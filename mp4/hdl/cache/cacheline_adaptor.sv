==> flow/design.v <==
package pcmux;
typedef enum bit [1:0] {
    pc_plus4  = 2'b00
    ,alu_out  = 2'b01
    ,alu_mod2 = 2'b10
} pcmux_sel_t;
endpackage
package marmux;
typedef enum bit {
    pc_out = 1'b0
    ,alu_out = 1'b1
} marmux_sel_t;
endpackage
package cmpmux;
typedef enum bit {
    rs2_out = 1'b0
    ,i_imm = 1'b1
} cmpmux_sel_t;
endpackage
package alumux;
typedef enum bit {
    rs1_out = 1'b0
    ,pc_out = 1'b1
} alumux1_sel_t;
typedef enum bit [2:0] {
    i_imm    = 3'b000
    ,u_imm   = 3'b001
    ,b_imm   = 3'b010
    ,s_imm   = 3'b011
    ,j_imm   = 3'b100
    ,rs2_out = 3'b101
} alumux2_sel_t;
endpackage
package regfilemux;
typedef enum bit [3:0] {
    alu_out   = 4'b0000
    ,br_en    = 4'b0001
    ,u_imm    = 4'b0010
    ,lw       = 4'b0011
    ,pc_plus4 = 4'b0100
    ,lb        = 4'b0101
    ,lbu       = 4'b0110   
    ,lh        = 4'b0111
    ,lhu       = 4'b1000   
} regfilemux_sel_t;
endpackage
interface rvfi_itf(input clk, input rst);
    logic [3:0] halt;
    logic [3:0] commit;
    logic [255:0] order;
    logic [127:0] inst;
    logic [3:0] trap;
    logic [19:0] rs1_addr;
    logic [19:0] rs2_addr;
    logic [127:0] rs1_rdata;
    logic [127:0] rs2_rdata;
    logic [19:0] rd_addr;
    logic [127:0] rd_wdata;
    logic [127:0] pc_rdata;
    logic [127:0] pc_wdata;
    logic [127:0] mem_addr;
    logic [15:0] mem_rmask;
    logic [15:0] mem_wmask;
    logic [127:0] mem_rdata;
    logic [127:0] mem_wdata;
    logic [15:0] errcode;
endinterface
module cacheline_adaptor
(
    input clk,
    input reset_n,
    input logic [255:0] line_i,
    output logic [255:0] line_o,
    input logic [31:0] address_i,
    input read_i,
    input write_i,
    output logic resp_o,
    input logic [63:0] burst_i,
    output logic [63:0] burst_o,
    output logic [31:0] address_o,
    output logic read_o,
    output logic write_o,
    input resp_i
);
    logic [255:0] line_r;
    logic read_r;
    logic write_r;
    always_ff @(posedge clk) begin
        if (resp_o) begin
            read_r <= 1'b0;
            write_r <= 1'b0;
        end
        else begin
            line_r <= line_i;
            read_r <= read_i;
            write_r <= write_i;
        end
    end
    always_ff @(posedge clk) begin
        address_o <= address_i;
    end
    ca_ctrl ctrl (
        .clk,
        .reset_n,
        .read_i(read_r),
        .write_i(write_r),
        .resp_o,
        .read_o,
        .write_o,
        .resp_i
    );
    shiftin64x4 shi (
        .clk,
        .ld(resp_i & read_o),
        .din(burst_i),
        .dout(line_o)
    );
    shiftout64x4 sho (
        .clk,
        .ld(write_r & ~write_o),
        .rd(resp_i & write_o),
        .din(line_r),
        .dout(burst_o)
    );
endmodule : cacheline_adaptor
module shiftout64x4 (
    input                 clk,
    input   logic         ld,
    input   logic         rd,
    input   logic [255:0] din,
    output  logic [63:0]  dout
);
    localparam width = 64;
    localparam depth = 4;
    localparam size = width * depth;
    logic [size-1:0] data;
    assign dout = data[width-1:0];
    always_ff @(posedge clk) begin
        if (ld) data[size-1:size-width] <= din[size-1:size-width];
    end
    always_ff @(posedge clk) begin
        if (ld) data[size-width-1:0] <= din[size-width-1:0];
        else if (rd) data[size-width-1:0] <= data[size-1:width];
    end
endmodule : shiftout64x4
module shiftin64x4 (
    input                 clk,
    input   logic         ld,
    input   logic [63:0]  din,
    output  logic [255:0] dout
);
    localparam width = 64;
    localparam depth = 4;
    localparam size = width * depth;
    always_ff @(posedge clk) begin
        if (ld) dout <= {din, dout[size-1:width]};
    end
endmodule : shiftin64x4
module ca_ctrl (
    input clk,
    input reset_n,
    input read_i,
    input write_i,
    output logic resp_o,
    output logic read_o,
    output logic write_o,
    input resp_i
);
    enum int unsigned {
        no,
        r0,
        r1,
        r2,
        r3,
        w0,
        w1,
        w2,
        w3,
        ok
    } state, next_state;
    function void set_defaults();
        read_o = 1'b0;
        write_o = 1'b0;
        resp_o = 1'b0;
    endfunction
    always_comb
    begin : state_actions
        set_defaults();
        case (state)
            no : ;
            r0 : read_o = 1'b1;
            r1 : read_o = 1'b1;
            r2 : read_o = 1'b1;
            r3 : read_o = 1'b1;
            w0 : write_o = 1'b1;
            w1 : write_o = 1'b1;
            w2 : write_o = 1'b1;
            w3 : write_o = 1'b1;
            ok : resp_o = 1'b1;
        endcase
    end
    always_comb
    begin : next_state_logic
        next_state = no;
        case (state)
            no : begin
                     unique case ({read_i, write_i})
                         2'b10   : next_state = r0;
                         2'b01   : next_state = w0;
                         default : next_state = no;
                     endcase
                 end
            r0 : next_state = resp_i ? r1 : r0;
            r1 : next_state = r2;
            r2 : next_state = r3;
            r3 : next_state = ok;
            w0 : next_state = resp_i ? w1 : w0;
            w1 : next_state = w2;
            w2 : next_state = w3;
            w3 : next_state = ok;
            ok : next_state = no;
        endcase
    end
    always_ff @(posedge clk)
    begin: next_state_assignment
        if (~reset_n)
            state <= no;
        else
            state <= next_state;
    end
endmodule : ca_ctrl
module ca_ctrl_given (
    input clk,
    input reset_n,
    input read_i,
    input write_i,
    output logic resp_o,
    output logic read_o,
    output logic write_o,
    input resp_i
);
    typedef enum bit [2:0] {IDLE, WAITR, WAITW, R, W, DONE} macro_t;
    struct packed {
        macro_t macro;
        logic [1:0] count;
    } state;
    localparam logic [1:0] maxcount = 2'b11;
    assign read_o = ((state.macro == WAITR) || (state.macro == R));
    assign write_o = ((state.macro == WAITW) || (state.macro == W));
    assign resp_o = state.macro == DONE;
    enum bit [1:0] {READ_OP, WRITE_OP, NO_OP} op;
    assign op = read_i ? READ_OP : write_i ? WRITE_OP : NO_OP;
    always_ff @(posedge clk) begin
        if (~reset_n) begin
            state.macro <= IDLE;
        end
        else begin
            case (state.macro)
            IDLE: begin
                case (op)
                    NO_OP: ;
                    WRITE_OP: begin
                        state.macro <= WAITW;
                        state.count <= 2'b00;
                    end
                    READ_OP: begin
                        state.macro <= WAITR;
                    end
                endcase
            end
            WAITR: begin
                if (resp_i) begin
                    state.macro <= R;
                    state.count <= 2'b01;
                end
            end
            WAITW: begin
                if (resp_i) begin
                    state.macro <= W;
                    state.count <= 2'b01;
                end
            end
            R: begin
                if (state.count == maxcount) begin
                    state.macro <= DONE;
                end
                state.count <= state.count + 2'b01;
            end
            W: begin
                if (state.count == maxcount) begin
                    state.macro <= DONE;
                end
                state.count <= state.count + 2'b01;
            end
            DONE: begin
                state.macro <= IDLE;
            end
            endcase
        end
    end
endmodule : ca_ctrl_given
---- Reports on cacheline_adaptor ----
Tool output for the design above, in the order of the flow.
Lines are those of the file above, counted from 1.
Operators carry their Yosys type and port widths (W data, S select, Z words).
Library cell names are shortened.
The mark n/a stands for no value.
inputs
  design top .............................. cacheline_adaptor
  clock port .............................. clk
  standard-cell library ................... sky130hd
  library corner .......................... tt_025C_1v80

---- After elaboration ----
Source: Yosys, flattened and elaborated, memories not mapped. Widths are those after wreduce. Print and check cells do not count.
Memory sizes are those after Yosys's memory passes, which may raise the word count (mostly to a power of two), join words into wider ones and drop unused or constant bits.
operators by class
  equal/unequal tests ..................... 10
  reduce/logical cells .................... 4
  bitwise gates (word level) .............. 4
  muxes and demuxes ....................... 8
operators with widths
  kind                   number
  $mux W192              2
  $pmux W32 S8           1
  $eq A32 B3 Y1 const B  4
  $eq A32 B2 Y1 const B  2
  $eq A32 B1 Y1 const B  1
  $eq A32 B4 Y1 const B  1
  $logic_not A32 Y1      1
  $logic_not A28 Y1      1
  $pmux W3 S2            1
  $mux W4                1
  $mux W2                2
  $and A1 B1 Y1          3
  $mux W3                1
  $eq A2 B1 Y1 const B   1
  $eq A2 B2 Y1 const B   1
  $reduce_bool A2 Y1     1
  $reduce_or A2 Y1       1
  $not A1 Y1             1
bit counts
  output and inout port bits .............. 355
  cells after elaboration ................. 35
  register bits after elaboration ......... 834
  memory bits (read-only) ................. 48
  word width x clocked read ports ......... 3
  memory cells ............................ 1
  input port bits ......................... 357
memories
  name              words  width  read ports  write ports  line  text
  (name not given)  16     3      1           0            189   case (state)

---- Depth ----
Yosys ltp: most cells in a row. Word level: on the elaborated netlist, between registers, memories and ports. Mapped: between sequential cells and ports; inverters and the memories' decode and read muxes count.
depth
  depth after elaboration ................. 5
  ABC_AREA ................................ 1
  mapped depth ............................ 11
  mapped depth without buffers ............ 11

---- After synthesis ----
Source: synth_stat.txt of the flow (Yosys; design flattened, memories mapped). It holds for the ABC_AREA given above (unset counts as 0); a run with the other value may have another netlist.
synthesis totals
  buffer cells ............................ 106
  flip-flops .............................. 809
  chip area (Yosys) ....................... 27,014.7 um2
  sequential part of the area ............. 23,882.9 um2
  standard cells after synthesis .......... 1,550
cell types
  type      number  total area (um2)
  edfxtp_1  768     2.31E+04
  nand2_1   589     2,210.87
  dfxtp_1   41      820.787
  buf_4     66      495.475
  buf_2     37      185.178
  inv_1     14      52.55
  ha_1      3       37.536
  nor2_1    9       33.782
  nand3_1   6       30.029
  inv_2     4       15.014
  nand2_2   2       12.512
  nor2_2    2       12.512
  clkbuf_1  3       11.261
  o21ai_0   2       10.01
  a21oi_2   1       8.758
  o211ai_1  1       7.507
  nor3_1    1       5.005
  clkinv_1  1       3.754

---- Timing after synthesis ----
OpenSTA on the mapped netlist: ideal clock, no wires. The path of least setup slack (recovery checks aside). Input and output delay are each 20% of the period. Register names are those of the netlist, which keeps one name where synthesis merged equal registers.
timing path post-synthesis
  path kind ............................... input port to flip-flop
  start ................................... in resp_i
  end ..................................... reg sho.data[0]
  required time ........................... 6.950 ns
  path slack .............................. -8.055 ns
  path buffers ............................ 0
  setup time .............................. 1.010 ns
  path delay .............................. 14.423 ns
  launch time at the first pin ............ 1.592 ns
  data arrival time ....................... 15.005 ns
  input delay ............................. 1.592 ns
  clock period ............................ 7.96 ns
  driving pins on the path ................ 2
  synthesis period reached ................ 16.015 ns
"path delay" is the arrival time less input delay plus setup time.
"driving pins on the path": output pins that drive a net of the path, with the launching flip-flop's if there is one; two outputs of one cell count as two.
"synthesis period reached" = period - worst setup slack (recovery checks aside). The figure is calculated, with input and output delays left at 20% of the set period.
Between the ends stands the longest chain of elaborated cells between them, by number of cells; it is not shown to be the way that was timed. Of several equally long chains one is given.
Each line given opens the expression or statement behind the cell; cells for indexed reads and writes are added by Yosys, which also makes memories of some case tables.
Only ways into the end's enable, where the timed path ends, are counted here.
between the ends, post-synthesis
  path through ............................ inv_1 > o21ai_0
  length of the longest elaborated chain .. 2
  elaborated cells on any way between the ends .. 2
  RTL lines with such cells ............... 1
  those cells by class .................... 1 x logic; 1 x reduce/logical
ends and longest elaborated chain, post-synthesis
  what                line  text
  from (decl)         83    input resp_i
  $and A1 B1 Y1       121   .rd(resp_i & write_o),
  $reduce_bool A2 Y1  n/a
  to (assign)         142   if (ld) data[size-width-1:0] <= din[size-width-1:0];
  to (assign)         143   else if (rd) data[size-width-1:0] <= data[size-1:width];
  to (decl)           136   logic [size-1:0] data;

---- Path in the finished layout ----
Path of least setup slack in the final report of job 1 (OpenROAD, finished layout, wires in). Where an end is a register, its clock arrival counts in the times.
timing path after layout
  path kind ............................... input port to flip-flop
  start ................................... in resp_i
  end ..................................... reg sho.data[166]
  path buffers ............................ 3
  required time ........................... 12.83 ns
  launch time at the first pin ............ 2.52 ns
  clock period ............................ 12.6 ns
  input delay ............................. 2.52 ns
  setup time .............................. 0.38 ns
  path slack .............................. 7.88 ns
  data arrival time ....................... 4.95 ns
  driving pins on the path ................ 5
Between the ends stands the longest chain of elaborated cells between them, by number of cells; it is not shown to be the way that was timed. Of several equally long chains one is given.
Only ways into the end's enable, where the timed path ends, are counted here.
between the ends, after layout
  path through ............................ clkdlybuf4s50_1 > inv_1 > o21ai_4 > buf_4 > buf_4
  length of the longest elaborated chain .. 2
  elaborated cells on any way between the ends .. 2
  RTL lines with such cells ............... 1
  those cells by class .................... 1 x logic; 1 x reduce/logical
ends and longest elaborated chain, after layout
  what                line  text
  from (decl)         83    input resp_i
  $and A1 B1 Y1       121   .rd(resp_i & write_o),
  $reduce_bool A2 Y1  n/a
  to (assign)         142   if (ld) data[size-width-1:0] <= din[size-width-1:0];
  to (assign)         143   else if (rd) data[size-width-1:0] <= data[size-1:width];
  to (decl)           136   logic [size-1:0] data;

Measured data: module cacheline_adaptor, platform sky130hd, 2 stored runs of the flow under differing settings, order arbitrary. Input and output delays are each 20% of the period that was set; the output load is 0.01 pF.
By "clock period achieved" is meant the clock period of the run minus its worst setup slack. This is arithmetic on one report: input and output delays are still those of the set period (20% each).
"allowed time less slack (worst setup path)" means the part of the period allowed to the worst setup path (the constraints hold back 20% at inputs and 20% at outputs) less its slack; where the path has registers, the arrival times of their clocks count too.
"power consumption": no workload was simulated; the value follows from the tool's default switching activity.

======== job 1 ========
==> flow/run.sh <==
#!/bin/bash
# the make line also repeats the synthesis and layout settings of config.mk as NAME=value (left out here)
make -C /OpenROAD-flow-scripts/flow DESIGN_CONFIG=/design/flow/config.mk WORK_HOME=/design/flow/orfs CLKGATE_MAP_FILE= finish
==> flow/config.mk <==
export PLATFORM = sky130hd
export DESIGN_NAME = cacheline_adaptor
export DESIGN_NICKNAME = cacheline_adaptor
export VERILOG_FILES = /design/flow/design.v
export SDC_FILE = /design/flow/constraint.sdc
export NUM_CORES = 4
export LEC_CHECK = 0
export ABC_AREA = 1
export CAP_MARGIN = 20
export CORE_ASPECT_RATIO = 0.64
export CORE_MARGIN = 2
export CORE_UTILIZATION = 40
export CTS_CLUSTER_DIAMETER = 374
export GPL_ROUTABILITY_DRIVEN = 1
export HOLD_SLACK_MARGIN = -0.05
export PLACE_DENSITY = 0.68
export SETUP_SLACK_MARGIN = 2.47
export SLEW_MARGIN = 20
export TNS_END_PERCENT = 50
==> flow/constraint.sdc <==
create_clock -name core_clock -period 12.6 [get_ports {clk}]
set_input_delay 2.5200 -clock core_clock [delete_from_list [all_inputs] [get_ports {clk}]]
set_output_delay 2.5200 -clock core_clock [all_outputs]
set_load 0.01 [all_outputs]

-------- measured, job 1 --------
  worst slack on setup checks ............. 7.876 ns
  sum of negative setup slack ............. 0.000 ns
  standard-cell area after routing ........ 37,048.0 um2
  area of the die ......................... 69,682.3 um2
  worst hold slack in the final report .... 0.411 ns
  utilization after routing ............... 55.3 %
  clock period achieved ................... 4.724 ns
  power consumption ....................... 6,727 µW
  allowed time less slack (worst setup path) .. 2.20 ns
  type of the worst setup path ............ input port to flip-flop
  post-synthesis cell area ................ 27,014.7 um2

======== job 2 ========
==> flow/run.sh <==
#!/bin/bash
# the make line also repeats the synthesis and layout settings of config.mk as NAME=value (left out here)
make -C /OpenROAD-flow-scripts/flow DESIGN_CONFIG=/design/flow/config.mk WORK_HOME=/design/flow/orfs CLKGATE_MAP_FILE= finish
==> flow/config.mk <==
export PLATFORM = sky130hd
export DESIGN_NAME = cacheline_adaptor
export DESIGN_NICKNAME = cacheline_adaptor
export VERILOG_FILES = /design/flow/design.v
export SDC_FILE = /design/flow/constraint.sdc
export NUM_CORES = 4
export LEC_CHECK = 0
export ABC_AREA = 0
export CAP_MARGIN = 30
export CORE_ASPECT_RATIO = 0.58
export CORE_MARGIN = 2
export CORE_UTILIZATION = 56
export GPL_ROUTABILITY_DRIVEN = 0
export GPL_TIMING_DRIVEN = 0
export MAX_ROUTING_LAYER = met4
export MIN_ROUTING_LAYER = met1
export PLACE_DENSITY_LB_ADDON = 0.19
export SLEW_MARGIN = 20
export TNS_END_PERCENT = 55
==> flow/constraint.sdc <==
create_clock -name core_clock -period 10.1 [get_ports {clk}]
set_input_delay 2.0200 -clock core_clock [delete_from_list [all_inputs] [get_ports {clk}]]
set_output_delay 2.0200 -clock core_clock [all_outputs]
set_load 0.01 [all_outputs]

-------- measured, job 2 --------
  worst slack on setup checks ............. 5.992 ns
  sum of negative setup slack ............. 0.000 ns
  standard-cell area after routing ........ 38,328.0 um2
  area of the die ......................... 51,341.8 um2
  worst hold slack in the final report .... 0.408 ns
  utilization after routing ............... 77.9 %
  clock period achieved ................... 4.108 ns
  power consumption ....................... 9,640 µW
  allowed time less slack (worst setup path) .. 2.09 ns
  type of the worst setup path ............ input port to flip-flop
  post-synthesis cell area ................ 27,709.1 um2
